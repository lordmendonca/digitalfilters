==> flow/design.v <==
module recursive_ma_fir(
	input logic clk, input logic reset_n,
	input  logic signed [15:0] d,
	output logic signed [15:0] q_8tap,
	output logic signed [15:0] q_rma
	);
	logic signed [15:0] del [7:0];
	integer i;
	always_ff@(posedge clk)
		if(reset_n == 1'b0)
			for (i = 0; i <= 7; i = i+1) begin : clear_fir
				del[i] <= 0;
			end
		else
			for (i = 0; i <= 7; i = i+1) begin : shift
				if(i == 0)
					del[i] <= d;
				else
					del[i] <= del[i-1];
			end
	logic signed [18:0] sum; assign sum =  del[0] + del[1] + del[2] + del[3] + del[4] + del[5] + del[6] + del[7];
	assign q_8tap = $signed(sum[18:3]); 
	logic signed [15:0] y_n_1;
	logic signed [15:0] x_n;
	assign x_n = del[0];
	logic signed [15:0] x_n_N;
	assign x_n_N = del[7];
	logic signed [18:0] diff;
	assign diff = x_n - x_n_N;
	logic signed [15:0] Navg;
	assign Navg = $signed(diff[18:3]);
	assign q_rma = y_n_1 + Navg;
	always_ff@(posedge clk)
	if(reset_n == 1'b0)
		 y_n_1 <= 15'd0;
	else
       y_n_1 <= q_rma;	
endmodule 
# From RTL to reports: recursive_ma_fir
# What the tools print for recursive_ma_fir, step after step.
# Lines are those of the file above, counted from 1.
# Operators carry their Yosys type and port widths (W data, S select, Z words).
# Library cell names are shortened.
# Not given: -
[design]
top_module = "recursive_ma_fir"
clock = "clk"
cell_library = "sky130hd"
corner = "tt_025C_1v80"

# After elaboration
# Source: Yosys, flattened and elaborated. Widths are those after wreduce; folded enables and synchronous resets count as part of the registers. Registers that Yosys merges into a memory's read port (data or address) are not register bits. Print and check cells do not count. Equal cells are merged and count once.
[op_classes]
addsub = 9
[ops]
columns = ["op", "n"]
rows = [
  ["$add A19 B16 Y19", 4],
  ["$add A18 B16 Y19", 1],
  ["$add A17 B16 Y18", 1],
  ["$add A16 B16 Y17", 1],
  ["$sub A16 B16 Y17", 1],
  ["$add A16 B14 Y16", 1],
]
[word_totals]
regBits = 144
inputBits = 18
word_cells = 18

# Depth
# Longest topological path by Yosys (ltp), each cell counted once; first at word level (registers and memories cut), then after technology mapping (sequential cells cut; the memories' decode and read muxes count).
[logic_depth]
depth_word = 7
ABC_AREA = 1
mapped_depth = 26

# Netlist
# Yosys stat after the flow's synthesis: flattened, memories mapped to cells. It holds for the ABC_AREA given above (unset counts as 0); a run with the other value may have another netlist.
[types]
columns = ["cell_type", "n"]
rows = [
  ["dfxtp_1", 144],
  ["fa_1", 99],
  ["inv_1", 417],
  ["nand2_1", 227],
  ["ha_1", 48],
  ["xor2_1", 23],
  ["a21oi_1", 34],
  ["nor2_1", 33],
  ["xnor2_1", 14],
  ["nand3_1", 22],
  ["o21ai_2", 7],
  ["clkbuf_1", 16],
  ["o21ai_0", 8],
  ["a21o_1", 4],
  ["nor3_1", 6],
  ["o21ai_1", 6],
  ["nand2_2", 4],
  ["nor4_1", 4],
]
# Not listed: further types 15, cells in them 23.
[synth_totals]
stdcells = 1139
mapped_area_um2 = 9093.7
seq_area_um2 = 2882.8
ffs = 144

# Timing after synthesis
# OpenSTA on the mapped netlist: ideal clock, no wires. The path of least setup slack (recovery checks aside). Input and output delay are each 20% of the period. Register names are those of the netlist, which keeps one name where synthesis merged equal registers.
[synth_timing]
path_type = "register to output"
start = "register del[0][3]"
end = "output port q_8tap[15]"
tclk_ps = 5180
output_delay_ps = 1036
arrival_time_ps = 4018
required_time_ps = 4144
setup_slack_ps = 126
delay_ps = 4018
driving_pins = 19
n_path_buf = 0
period_less_setup_slack_ps = 5054
# "delay_ps" = arrival - input delay + setup time.
# A path that ends at an output port has no setup time.
# "driving_pins" counts driving pins, that of a launching flip-flop among them; a cell with two outputs on the path counts twice.
# "period_less_setup_slack_ps" is the clock period less the worst setup slack; recovery checks do not enter. This is arithmetic on one report: input and output delays are still those of the set period (20% each).
# The rows between start and end are the longest chain of elaborated cells between them; the timing report does not say that the signal goes this way. Where chains are equally long, one stands for them.
# A line is the first line of the expression or statement that the cell stems from. Yosys adds cells for indexed reads and writes and turns some case tables into memories.
[synth_between]
cell_sequence = "dfxtp_1 > inv_1 > fa_1 > inv_1 > fa_1 > fa_1 > inv_1 > fa_1 > inv_1 > fa_1 > nand3_1 > nand2_1 > a21boi_1 > o21ai_2 > nand3_1 > nor2_1 > nand2_1 > nand2_1 > xor2_1"
elab_chain_len = 7
[synth_rtl]
columns = ["item", "line", "text"]
rows = [
  ["from (decl)", 7, "logic signed [15:0] del [7:0];"],
  ["from (assign)", 12, "del[i] <= 0;"],
  ["from (assign)", 17, "del[i] <= d;"],
  ["$add A16 B16 Y17", 21, "logic signed [18:0] sum; assign sum = del[0] + del[1] + del[2] + del[3] + del[4] + del[5] + del[6] + del[7];"],
  ["$add A17 B16 Y18", 21, ""],
  ["$add A18 B16 Y19", 21, ""],
  ["$add A19 B16 Y19 x4", 21, ""],
  ["to (decl)", 4, "output logic signed [15:0] q_8tap,"],
]

# Path in the finished layout
# From the final timing report of run B: the path of least setup slack in the routed layout; clock arrival at registers is part of the times.
# The report prints the path's times to 10 ps; the period is as set.
[layout_timing]
path_type = "register to output"
start = "register del[0][3]"
end = "output port q_8tap[15]"
tclk_ps = 9610
output_delay_ps = 1920
arrival_time_ps = 5550
required_time_ps = 7690
setup_slack_ps = 2140
driving_pins = 20
n_path_buf = 1
# The rows between start and end are the longest chain of elaborated cells between them; the timing report does not say that the signal goes this way. Where chains are equally long, one stands for them.
[layout_between]
cell_sequence = "dfxtp_1 > inv_1 > fa_1 > inv_1 > fa_1 > fa_1 > inv_1 > fa_1 > inv_1 > fa_1 > nand3_1 > nand2_1 > a21boi_1 > o21ai_2 > nand3_1 > nor2_1 > nand2_1 > nand2_1 > xor2_1 > clkdlybuf4s50_1"
elab_chain_len = 7
[layout_rtl]
columns = ["item", "line", "text"]
rows = [
  ["from (decl)", 7, "logic signed [15:0] del [7:0];"],
  ["from (assign)", 12, "del[i] <= 0;"],
  ["from (assign)", 17, "del[i] <= d;"],
  ["$add A16 B16 Y17", 21, "logic signed [18:0] sum; assign sum = del[0] + del[1] + del[2] + del[3] + del[4] + del[5] + del[6] + del[7];"],
  ["$add A17 B16 Y18", 21, ""],
  ["$add A18 B16 Y19", 21, ""],
  ["$add A19 B16 Y19 x4", 21, ""],
  ["to (decl)", 4, "output logic signed [15:0] q_8tap,"],
]

# Flow measurements of recursive_ma_fir on sky130hd: 2 stored runs with different settings, listed in no order. Input and output delays are each 20% of the period that was set; the output load is 0.01 pF.
# "period_less_ws_ps" is the run's clock period less its worst setup slack. It is reckoned from that one timing run; input and output delays stay at 20% of the period that was set.
# "final_power_uw" is the tool's figure for a default switching activity; nothing was simulated.

[[run]]
name = "run A"
[run.settings]
period_ns = 7.85
CORE_UTILIZATION = 68
SETUP_SLACK_MARGIN = -0.59
PLACE_DENSITY = 0.59
CORE_ASPECT_RATIO = 0.92
CELL_PAD_IN_SITES_GLOBAL_PLACEMENT = 2
ABC_AREA = 0
CTS_CLUSTER_SIZE = 81
MIN_ROUTING_LAYER = "met2"
CAP_MARGIN = 20
CORE_MARGIN = 2
SLEW_MARGIN = 20
[run.results]
outcome = "incomplete, placement halted on GPL-0301"

[[run]]
name = "run B"
[run.settings]
period_ns = 9.61
CORE_UTILIZATION = 15
PLACE_DENSITY = 0.77
HOLD_SLACK_MARGIN = 0.1
CORE_ASPECT_RATIO = 0.73
CORE_MARGIN = 5
ABC_AREA = 1
GPL_ROUTABILITY_DRIVEN = 1
CTS_CLUSTER_DIAMETER = 125
SLEW_MARGIN = 30
MAX_ROUTING_LAYER = "met4"
CAP_MARGIN = 20
[run.results]
ws_setup_ps = 2137
worst_hold_slack_ps = 421
final_power_uw = 1963
period_less_ws_ps = 7473
ys_area_um2 = 9093.7
design_die_area_um2 = 65709.9
final_cell_area_um2 = 11066.9
